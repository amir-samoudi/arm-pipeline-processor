==> flow/design.v <==
module SRAM(
    input clk,
    inout [15:0] SRAM_DQ,
    input [17:0] SRAM_ADDR,
    input SRAM_UB_N,
    input SRAM_LB_N,
    input SRAM_WE_N,
    input SRAM_CE_N,
    input SRAM_OF_N
);
    reg [15:0] RAM [0 : 15];
    assign SRAM_DQ = SRAM_WE_N ? RAM[SRAM_ADDR] : 16'bz;
    always @(posedge clk) begin
        if(SRAM_WE_N == 0)
            RAM[SRAM_ADDR] <= SRAM_DQ;
    end
endmodule
=== Tool chain data of SRAM ===
The steps from the RTL of SRAM to its reports follow in flow order.
Lines are those of the file above, counted from 1.
Operators carry their Yosys type and port widths (W data, S select, Z words).
Library cell names are shortened.
Not given: --

* Top: SRAM
* Clock port: clk
* Library: sky130hd
* Library corner: tt_025C_1v80

=== Word level ===
Counts by Yosys on the flattened word-level netlist (proc, flatten, opt, wreduce; memories kept). Register bits leave out memories and registers merged into their read ports (data or address); mux counts leave out enables and synchronous resets folded into registers. Print and check cells are left out. Cells with the same type and inputs are merged into one.
Yosys's memory passes give these memory sizes; they may raise the number of words (mostly to a power of two), join words into wider ones and drop unused or constant bits.

* Bits in read-only memories: 0
* Elaborated cells: 5
* Word width x clocked read ports: 0
* Memory cells: 1
* Latch bits: 0
* Input port bits: 24
* Flip-flop bits (word level): 0
* Bits in writable memories: 256

{| class="wikitable"
|+ Memory list
! name !! depth !! width !! read ports !! wr ports !! line !! text
|-
| RAM || 16 || 16 || 1 || 1 || 11 || <nowiki>reg [15:0] RAM [0 : 15];</nowiki>
|}

* Div/mod/pow operators: 0
* $mul: 0
* Shift operators: 0
* Add/subtract/negate cells: 0
* Reduce/logical cells: 0
* Equal/unequal tests: 0
* Magnitude comparators: 0
* Bitwise gates (word level): 0
* Mux-type cells: 4

{| class="wikitable"
|+ Operators with widths
! operator !! count
|-
| $mux W16 || 2
|-
| $mux W4 || 1
|-
| $mux W1 || 1
|}

=== Depth ===
Longest topological path by Yosys (ltp), each cell counted once; first at word level (registers and memories cut), then after technology mapping (sequential cells cut; the memories' decode and read muxes count).

* Word-level depth: 2
* ABC_AREA: 0
* Gate-level depth with buffers: 5

=== Mapped cells and area ===
Source: synth_stat.txt of the flow (Yosys; design flattened, memories mapped). It holds for the ABC_AREA given above (unset counts as 0); a run with the other value may have another netlist.
The area totals of this step are shown rounded.

{| class="wikitable"
|+ Cell types
! cell !! count
|-
| edfxtp_1 || 256
|-
| mux4_2 || 51
|-
| mux4_1 || 13
|-
| a22oi_1 || 32
|-
| nand2_1 || 18
|-
| buf_12 || 3
|-
| clkbuf_1 || 14
|-
| nor2_1 || 14
|-
| buf_6 || 2
|-
| nor3_1 || 4
|-
| buf_4 || 2
|-
| nand2b_1 || 2
|-
| nor2b_1 || 2
|-
| buf_2 || 2
|-
| or3b_2 || 1
|-
| nand3b_1 || 1
|-
| and2_1 || 1
|-
| or3_1 || 1
|}

* Cell count: 419
* Flip-flop cells: 256
* Cell area after synthesis: 9770 sq um

=== Path before layout ===
Source: OpenSTA report_checks on the synthesized netlist (no wires, ideal clock, input and output delay 20% of the period each), path of least setup slack; recovery checks are left aside. Register names are those of the netlist, which keeps one name where synthesis merged equal registers.

* Kind: input to register
* Start: input port SRAM_ADDR[3]
* End: memory RAM[4][0]
* Slack: 0.448 ns
* External input delay: 0.626 ns
* Buffers on the path: 0
* Data required time: 2.721 ns
* Time at the first pin: 0.626 ns
* Data arrival time: 2.273 ns
* Path delay: 2.056 ns
* Library setup time: 0.409 ns
* Clock period: 3.13 ns
* Stages on the path: 2
* Synthesis period reached: 2.682 ns

"path delay" is the arrival time less input delay plus setup time.
"stages on the path": output pins that drive a net of the path, with the launching flip-flop's if there is one; two outputs of one cell count as two.
"synthesis period reached" is the clock period less the worst setup slack; recovery checks do not enter. This is arithmetic on one report: input and output delays are still those of the set period (20% each).
Between the ends stands the longest chain of elaborated cells between them, by number of cells; it is not shown to be the way that was timed. Of several equally long chains one is given.
A line is the first line of the expression or statement that the cell stems from. Yosys adds cells for indexed reads and writes and turns some case tables into memories.
Only ways into the end's enable, where the timed path ends, are counted here.

* Path through: or3b_2 > nor3_1
* Cells in the longest elaborated chain: 1

{| class="wikitable"
|+ Ends and longest elaborated chain, after synthesis
! item !! line !! text
|-
| from (decl) || 4 || <nowiki>input [17:0] SRAM_ADDR,</nowiki>
|-
| $mux W4 || 14 || <nowiki>if(SRAM_WE_N == 0)</nowiki>
|-
| to (decl) || 11 || <nowiki>reg [15:0] RAM [0 : 15];</nowiki>
|}

=== Timing after layout ===
Path of least setup slack in the final report of run 1 (OpenROAD, finished layout, wires in). Where an end is a register, its clock arrival counts in the times.

* Kind: register to output
* Start: memory RAM[3][11]
* End: output port SRAM_DQ[11]
* Buffers on the path: 1
* Stages on the path: 5
* External output delay: 0.34 ns
* Time at the first pin: 0.51 ns
* Data required time: 1.34 ns
* Data arrival time: 1.83 ns
* Clock period: 1.68 ns
* Slack: -0.49 ns

Between the ends stands the longest chain of elaborated cells between them, by number of cells; it is not shown to be the way that was timed. Of several equally long chains one is given.
The chain passes a memory read, where the word-level depth is cut; so it can be longer than that depth.

* Path through: edfxtp_1 > mux4_2 > a22oi_2 > nand2_2 > buf_12
* Cells in the longest elaborated chain: 2

{| class="wikitable"
|+ Ends and longest elaborated chain, after layout
! item !! line !! text
|-
| from (decl) || 11 || <nowiki>reg [15:0] RAM [0 : 15];</nowiki>
|-
| $mem_v2 Z16 W16 || 11 ||
|-
| $mux W16 || 12 || <nowiki>assign SRAM_DQ = SRAM_WE_N ? RAM[SRAM_ADDR] : 16'bz;</nowiki>
|-
| to (decl) || 3 || <nowiki>inout [15:0] SRAM_DQ,</nowiki>
|}

## Implementation results

SRAM through Yosys and OpenROAD on sky130hd: 2 stored runs, unordered, with their settings and measured results. The constraints put input and output delay at 20% of the set period each and load the outputs with 0.01 pF.
"reached clock period" is the run's clock period less its worst setup slack. It is reckoned from that one timing run; input and output delays stay at 20% of the period that was set.
"critical setup path time" means the part of the period allowed to the worst setup path (the constraints hold back 20% at inputs and 20% at outputs) less its slack; where the path has registers, the arrival times of their clocks count too.
By "overall power" is meant OpenSTA's value without simulated activity: inputs other than the clock are taken to toggle once in ten clock periods, and the tool carries that through the logic.
Results are given in rounded form.

=== Run 1 ===
{| class="wikitable"
! Setting !! Value
|-
| period_ns || 1.68
|-
| CAP_MARGIN || 20
|-
| CORE_MARGIN || 2
|-
| CORE_UTILIZATION || 40
|-
| SLEW_MARGIN || 20
|-
! Result !! Value
|-
| Synthesis area || 9770 sq um
|-
| Overall die area || 25700 sq um
|-
| Standard-cell area of the final layout || 12300 sq um
|-
| Post-route utilization || 51.0 %
|-
| Smallest setup slack || -0.486 ns
|-
| Total negative slack || -6.58 ns
|-
| Post-route worst hold slack || -0.085 ns
|-
| Overall power || 0.0139 W
|-
| Reached clock period || 2.166 ns
|-
| Critical setup path time || 1.83 ns
|-
| Worst path kind || register to output
|}

=== Run 2 ===
{| class="wikitable"
! Setting !! Value
|-
| period_ns || 2.12
|-
| CORE_UTILIZATION || 31
|-
| SETUP_SLACK_MARGIN || 0.62
|-
| PLACE_DENSITY_LB_ADDON || 0.09
|-
| CORE_ASPECT_RATIO || 1.98
|-
| CELL_PAD_IN_SITES_GLOBAL_PLACEMENT || 0
|-
| ABC_AREA || 0
|-
| CTS_CLUSTER_SIZE || 18
|-
| MIN_ROUTING_LAYER || met2
|-
| MAX_ROUTING_LAYER || met5
|-
| CAP_MARGIN || 20
|-
| CORE_MARGIN || 2
|-
| SLEW_MARGIN || 20
|-
! Result !! Value
|-
| Synthesis area || 9770 sq um
|-
| Overall die area || 33000 sq um
|-
| Standard-cell area of the final layout || 12900 sq um
|-
| Post-route utilization || 41.5 %
|-
| Smallest setup slack || -0.080 ns
|-
| Total negative slack || -0.540 ns
|-
| Post-route worst hold slack || -0.022 ns
|-
| Overall power || 0.0105 W
|-
| Reached clock period || 2.200 ns
|-
| Critical setup path time || 1.78 ns
|-
| Worst path kind || register to output
|}
